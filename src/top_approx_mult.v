==> flow/design.v <==
`timescale 1ns / 1ps
module HA (
    input  a, b,
    output sum, carry
);
    assign sum   = a ^ b;
    assign carry = a & b;
endmodule
module FA (
    input  a, b, cin,
    output sum, carry
);
    assign sum   = a ^ b ^ cin;
    assign carry = (a & b) | (b & cin) | (a & cin);
endmodule
module EC (
    input  [4:1] x,
    input        cin,
    output       sum, carry, cout
);
    wire s1, c1;
    wire sum_t, carry_t;
    assign s1     = x[1] ^ x[2] ^ x[3];
    assign c1     = (x[1] & x[2]) | (x[2] & x[3]) | (x[1] & x[3]);
    assign sum_t   = s1 ^ x[4] ^ cin;
    assign carry_t = (s1 & x[4]) | (x[4] & cin) | (s1 & cin);
    assign sum   = sum_t;    
    assign carry = c1;       
    assign cout  = carry_t;  
endmodule
module ACMLC (
    input  [4:1] x,
    input        cin,
    output       sum, carry
);
    wire s1, c1;
    assign s1   = x[1] ^ x[2] ^ x[3];
    assign c1   = (x[1] & x[2]) | (x[2] & x[3]) | (x[1] & x[3]);
    assign sum   = s1 ^ x[4];                 
    assign carry = c1 | (x[4] & s1) | cin;    
endmodule
module CAC (
    input  [4:1] x,
    input        cin,
    output       sum, carry
);
    wire parity;
    assign parity = x[1] ^ x[2] ^ x[3] ^ x[4] ^ cin;
    assign sum = parity;
    assign carry = (x[1] & x[2]) |
                   (x[3] & x[4]) |
                   (cin & (x[1] | x[2] | x[3] | x[4]));
endmodule
module approx_mult_8bit (
    input  [7:0] a,
    input  [7:0] b,
    output [15:0] product
);
    wire pp[7:0][7:0];
    genvar i, j;
    generate
        for (i = 0; i < 8; i = i + 1) begin : ROW
            for (j = 0; j < 8; j = j + 1) begin : COL
                assign pp[i][j] = a[i] & b[j];
            end
        end
    endgenerate
    wire s4, c4;
    wire s5, c5;
    wire s6, c6;
    wire s7, c7;
    wire s8, c8;
    ACMLC ac4 (
        .x   ({pp[0][4], pp[1][3], pp[2][2], pp[3][1]}),
        .cin (1'b0),
        .sum (s4),
        .carry (c4)
    );
    ACMLC ac5 (
        .x   ({pp[0][5], pp[1][4], pp[2][3], pp[3][2]}),
        .cin (1'b0),
        .sum (s5),
        .carry (c5)
    );
    ACMLC ac6 (
        .x   ({pp[0][6], pp[1][5], pp[2][4], pp[3][3]}),
        .cin (1'b0),
        .sum (s6),
        .carry (c6)
    );
    ACMLC ac7 (
        .x   ({pp[0][7], pp[1][6], pp[2][5], pp[3][4]}),
        .cin (1'b0),
        .sum (s7),
        .carry (c7)
    );
    CAC ca8 (
        .x   ({pp[1][7], pp[2][6], pp[3][5], pp[4][4]}),
        .cin (1'b0),
        .sum (s8),
        .carry (c8)
    );
    reg [15:0] tmp;
    integer r, c_idx;
    always @* begin
        tmp = 16'd0;
        if (s4) tmp = tmp + (16'd1 << 4);
        if (c4) tmp = tmp + (16'd1 << 5);
        if (s5) tmp = tmp + (16'd1 << 5);
        if (c5) tmp = tmp + (16'd1 << 6);
        if (s6) tmp = tmp + (16'd1 << 6);
        if (c6) tmp = tmp + (16'd1 << 7);
        if (s7) tmp = tmp + (16'd1 << 7);
        if (c7) tmp = tmp + (16'd1 << 8);
        if (s8) tmp = tmp + (16'd1 << 8);
        if (c8) tmp = tmp + (16'd1 << 9);
        for (r = 0; r < 8; r = r + 1) begin
            for (c_idx = 0; c_idx < 8; c_idx = c_idx + 1) begin
                if ((r + c_idx) >= 4) begin
                    if (!(
                         (r==0 && c_idx==4) || (r==1 && c_idx==3) || (r==2 && c_idx==2) || (r==3 && c_idx==1) ||  
                         (r==0 && c_idx==5) || (r==1 && c_idx==4) || (r==2 && c_idx==3) || (r==3 && c_idx==2) ||  
                         (r==0 && c_idx==6) || (r==1 && c_idx==5) || (r==2 && c_idx==4) || (r==3 && c_idx==3) ||  
                         (r==0 && c_idx==7) || (r==1 && c_idx==6) || (r==2 && c_idx==5) || (r==3 && c_idx==4) ||  
                         (r==1 && c_idx==7) || (r==2 && c_idx==6) || (r==3 && c_idx==5) || (r==4 && c_idx==4)     
                        )) begin
                        if (pp[r][c_idx])
                            tmp = tmp + (16'd1 << (r + c_idx));
                    end
                end
            end
        end
    end
    assign product[3:0]   = 4'b0110;
    assign product[15:4]  = tmp[15:4];
endmodule
`timescale 1ns / 1ps
module top_approx_mult_urbana (
    input  wire        CLK_100MHZ,
    input  wire [15:0] SW,
    output reg  [15:0] LED
);
    wire [7:0] a;
    wire [7:0] b;
    wire [15:0] product_approx;
    assign a = SW[7:0];
    assign b = SW[15:8];
    approx_mult_8bit u_approx (
        .a      (a),
        .b      (b),
        .product(product_approx)
    );
    always @(posedge CLK_100MHZ) begin
        LED <= product_approx;
    end
endmodule
* Step by step through the tools: top_approx_mult_urbana
Tool output for the design above, in the order of the flow.
Lines are those of the file above, counted from 1.
Operators carry their Yosys type and port widths (W data, S select, Z words).
Library cell names are shortened.
A cell with - has no value.
- Top :: top_approx_mult_urbana
- Clock input :: CLK_100MHZ
- Standard-cell library :: sky130hd
- Library corner :: tt_025C_1v80

* Elaborated design
Source: Yosys, flattened and elaborated, memories not mapped. Widths are those after wreduce; folded enables and synchronous resets count as part of the registers. Registers that Yosys merges into a memory's read port (data or address) are not register bits. Print and check cells do not count. Equal cells are merged and count once.
- Flip-flop bits (word level) :: 12
- Input port bits :: 17
- Output and inout bits :: 16
- Elaborated cells :: 188
- Bitwise operators :: 100
- Muxes and demuxes :: 44
- Add/sub/neg operators :: 43
** Operators by type and width (count)
- $mux W16 :: 43
- $add A16 B10 Y16 const B :: 7
- $add A16 B8 Y16 const B :: 6
- $add A16 B11 Y16 const B :: 5
- $add A16 B7 Y16 const B :: 5
- $add A16 B9 Y16 const B :: 5
- $and A1 B1 Y1 :: 72
- $add A16 B12 Y16 const B :: 4
- $add A16 B6 Y16 const B :: 4
- $add A16 B13 Y16 const B :: 3
- $add A16 B14 Y16 const B :: 2
- $add A16 B15 Y16 const B :: 1
- $add A16 B5 Y16 const B :: 1
- $xor A1 B1 Y1 :: 15
- $or A1 B1 Y1 :: 13
- $mux W5 :: 1

* Logic depth
Yosys ltp: most cells in a row. Word level: on the elaborated netlist, between registers, memories and ports. Mapped: between sequential cells and ports; inverters and the memories' decode and read muxes count.
- Word-level depth :: 91
- ABC_AREA :: 0
- Mapped depth :: 91
- Mapped depth without buffers :: 88

* After synthesis
Source: synth_stat.txt of the flow (Yosys; design flattened, memories mapped). It holds for the ABC_AREA given above (unset counts as 0); a run with the other value may have another netlist.
- Sequential area :: 240.2 um^2
- Chip area (Yosys) :: 8079.0 um^2
- Buffers :: 56
- Flip-flop cells :: 12
- Cells in the netlist :: 1084
** Cell types
- xnor2_1 :: count 80, total area 700.672 um^2
- ha_1 :: count 46, total area 575.552 um^2
- nand2_1 :: count 117, total area 439.171 um^2
- xnor3_1 :: count 16, total area 360.346 um^2
- nand3_1 :: count 61, total area 305.293 um^2
- nor2_1 :: count 76, total area 285.274 um^2
- xor2_1 :: count 32, total area 280.269 um^2
- and2_1 :: count 42, total area 262.752 um^2
- mux2i_1 :: count 25, total area 250.24 um^2
- dfxtp_1 :: count 12, total area 240.23 um^2
- o21ai_0 :: count 41, total area 205.197 um^2
- mux2_2 :: count 18, total area 202.694 um^2
- a21oi_1 :: count 40, total area 200.192 um^2
- and3_1 :: count 32, total area 200.192 um^2
- nor3_1 :: count 35, total area 175.168 um^2
- xnor2_2 :: count 9, total area 146.39 um^2
- a31oi_1 :: count 18, total area 112.608 um^2
- clkbuf_1 :: count 30, total area 112.608 um^2
Not listed: further types 96, cells in them 354.
The figures by module come from a second, unflattened synthesis with its own total; it is not the netlist above.
- Cells (unflattened synthesis) :: 1074
- Area total of the unflattened synthesis :: 7871.3 um^2
Rows give one instance, submodules left out.
** By module
- approx_mult_8bit :: cells 1020, seq. area 0.0 um^2, instances 1, area 7247.0 um^2
- top_approx_mult_urbana :: cells 16, seq. area 320.3 um^2, instances 1, area 320.3 um^2
- ACMLC :: cells 7, seq. area 0.0 um^2, instances 4, area 56.3 um^2
- CAC :: cells 10, seq. area 0.0 um^2, instances 1, area 78.8 um^2

* Path before layout
Source: OpenSTA report_checks on the synthesized netlist (no wires, ideal clock, input and output delay 20% of the period each), path of least setup slack; recovery checks are left aside. Register names are those of the netlist, which keeps one name where synthesis merged equal registers.
- Path type :: input to register
- Start :: input SW[9]
- End :: register LED[15]
- External input delay :: 5.820 ns
- Setup time :: 0.120 ns
- Arrival time :: 22.480 ns
- Clock period :: 29.1 ns
- Stages :: 84
- Path delay :: 16.780 ns
- Path buffers :: 6
- Required time :: 28.980 ns
- Launch time at the first pin :: 5.820 ns
- Path slack :: 6.500 ns
- Period reached after synthesis :: 22.6 ns
"path delay" = arrival - input delay + setup time.
"stages" counts driving pins, that of a launching flip-flop among them; a cell with two outputs on the path counts twice.
"period reached after synthesis" = period - worst setup slack (recovery checks aside). The figure is calculated, with input and output delays left at 20% of the set period.
Between the ends stands the longest chain of elaborated cells between them, by number of cells; it is not shown to be the way that was timed. Of several equally long chains one is given.
A line is the first line of the expression or statement that the cell stems from. Yosys adds cells for indexed reads and writes and turns some case tables into memories.
- Cells stage by stage :: clkbuf_1 clkbuf_1 clkbuf_1 nand2_1 fa_1 inv_1 ha_1 nand2b_1 ha_1 fa_1 and3_1 nor2b_1 clkbuf_1 xnor2_1 xnor2_1 ha_1 and3_1 xnor3_1 [... 48 more ...] inv_1 ha_1 nand2_1 xnor3_1 xnor2_2 inv_1 ha_1 nand3_1 xnor2_1 xnor2_1 xnor2_1 xor2_1 xnor3_1 xnor2_1 xnor2_1 xnor2_1 xor2_1 xnor2_1
- Length of the longest elaborated chain :: 91
- Elaborated cells on any way between the ends :: 101
- Source lines of those cells :: 17
- Classes of those cells :: add/sub (43); mux (44); logic (14)
** Ends and longest elaborated chain, post-synthesis
- from (decl) :: line 140 : input  wire [15:0] SW,
- $and A1 B1 Y1 :: line 64 : assign pp[i][j] = a[i] & b[j];
- $xor A1 B1 Y1 x2 :: line 37 : assign s1   = x[1] ^ x[2] ^ x[3];
- $xor A1 B1 Y1 :: line 39 : assign sum   = s1 ^ x[4];
- $mux W5 :: line 107 : if (s4) tmp = tmp + (16'd1 << 4);
- $add A16 B6 Y16 :: line 108 : if (c4) tmp = tmp + (16'd1 << 5);
- $mux W16 :: line 108
- $add A16 B6 Y16 :: line 109 : if (s5) tmp = tmp + (16'd1 << 5);
- [... 76 more ...]
- $mux W16 :: line 127 : if (pp[r][c_idx])
- $add A16 B13 Y16 :: line 128 : tmp = tmp + (16'd1 << (r + c_idx));
- $mux W16 :: line 127
- $add A16 B14 Y16 :: line 128
- $mux W16 :: line 127
- $add A16 B15 Y16 :: line 128
- $mux W16 :: line 127
- to (assign) :: line 154
- to (decl) :: line 141 : output reg  [15:0] LED

* Path in the finished layout
Path of least setup slack in the final report of entry A (OpenROAD, finished layout, wires in). Where an end is a register, its clock arrival counts in the times.
- Path type :: input to register
- Start :: input SW[11]
- End :: register LED[15]
- Path buffers :: 18
- Setup time :: 0.08 ns
- Required time :: 23.58 ns
- Stages :: 94
- Clock period :: 23.4 ns
- Arrival time :: 21.19 ns
- Launch time at the first pin :: 4.68 ns
- Path slack :: 2.39 ns
- External input delay :: 4.68 ns
Between the ends stands the longest chain of elaborated cells between them, by number of cells; it is not shown to be the way that was timed. Of several equally long chains one is given.
- Cells stage by stage :: buf_6 buf_8 clkbuf_16 and2_4 fa_1 ha_4 ha_4 inv_4 ha_4 nand3_4 o21ai_4 ha_4 nand2_2 o221a_4 buf_6 nand2_2 nand2_2 ha_4 [... 58 more ...] o21ai_1 ha_4 nand2_2 xnor3_2 xnor2_2 inv_2 ha_4 nand3_4 xnor2_4 xnor2_2 xnor2_1 xor2_1 xnor3_1 xnor2_2 xnor2_2 xnor2_2 xor2_1 xnor2_1
- Length of the longest elaborated chain :: 90
- Elaborated cells on any way between the ends :: 120
- Source lines of those cells :: 17
- Classes of those cells :: add/sub (43); mux (44); logic (33)
** Ends and longest elaborated chain, post-layout
- from (decl) :: line 140 : input  wire [15:0] SW,
- $and A1 B1 Y1 :: line 64 : assign pp[i][j] = a[i] & b[j];
- $xor A1 B1 Y1 :: line 37 : assign s1   = x[1] ^ x[2] ^ x[3];
- $xor A1 B1 Y1 :: line 39 : assign sum   = s1 ^ x[4];
- $mux W5 :: line 107 : if (s4) tmp = tmp + (16'd1 << 4);
- $add A16 B6 Y16 :: line 108 : if (c4) tmp = tmp + (16'd1 << 5);
- $mux W16 :: line 108
- $add A16 B6 Y16 :: line 109 : if (s5) tmp = tmp + (16'd1 << 5);
- [... 76 more ...]
- $mux W16 :: line 127 : if (pp[r][c_idx])
- $add A16 B13 Y16 :: line 128 : tmp = tmp + (16'd1 << (r + c_idx));
- $mux W16 :: line 127
- $add A16 B14 Y16 :: line 128
- $mux W16 :: line 127
- $add A16 B15 Y16 :: line 128
- $mux W16 :: line 127
- to (assign) :: line 154
- to (decl) :: line 141 : output reg  [15:0] LED

## Implementation results

2 stored runs of top_approx_mult_urbana in the flow (synthesis by Yosys, layout by OpenROAD, sky130hd cells), in arbitrary order. Constraints: input delay and output delay 20% of the set period each, output load 0.01 pF.
"achieved period" means the clock period less the worst setup slack. The figure is calculated, with input and output delays left at 20% of the set period.
By "time used up by the worst setup path" is meant the share of the clock period that the worst setup path is allowed (20% is reserved at inputs, 20% at outputs), minus its slack. Clock arrival times at its registers enter into it.
"total design power" is the tool's figure for a default switching activity; nothing was simulated.

** Entry A
- Settings :: period_ns=23.4; CORE_UTILIZATION=63; SETUP_SLACK_MARGIN=5.0; PLACE_DENSITY_LB_ADDON=0.13; TNS_END_PERCENT=95; ABC_AREA=0; GPL_TIMING_DRIVEN=0; CTS_CLUSTER_SIZE=43; CAP_MARGIN=40; SLEW_MARGIN=0; CORE_MARGIN=2
- Time used up by the worst setup path :: 16.33 ns
- Critical path type :: input to register
- Final design utilization :: 86.8%
- Total design power :: 2031 µW
- Achieved period :: 21.008 ns
- Worst hold slack in the final report :: 4.954 ns
- Die outline area :: 13745.2 um^2
- Area of the synthesized netlist :: 8079.0 um^2
- Post-route setup TNS :: 0.000 ns
- Setup slack of the worst path :: 2.392 ns
- Standard-cell area of the final layout :: 10914.2 um^2

** Entry B
- Settings :: period_ns=25.7; CAP_MARGIN=20; CORE_MARGIN=2; CORE_UTILIZATION=40; SLEW_MARGIN=20
- Time used up by the worst setup path :: 18.82 ns
- Critical path type :: input to register
- Final design utilization :: 43.7%
- Total design power :: 1174 µW
- Achieved period :: 23.961 ns
- Worst hold slack in the final report :: 5.839 ns
- Die outline area :: 21349.6 um^2
- Area of the synthesized netlist :: 8079.0 um^2
- Post-route setup TNS :: 0.000 ns
- Setup slack of the worst path :: 1.739 ns
- Standard-cell area of the final layout :: 8579.5 um^2
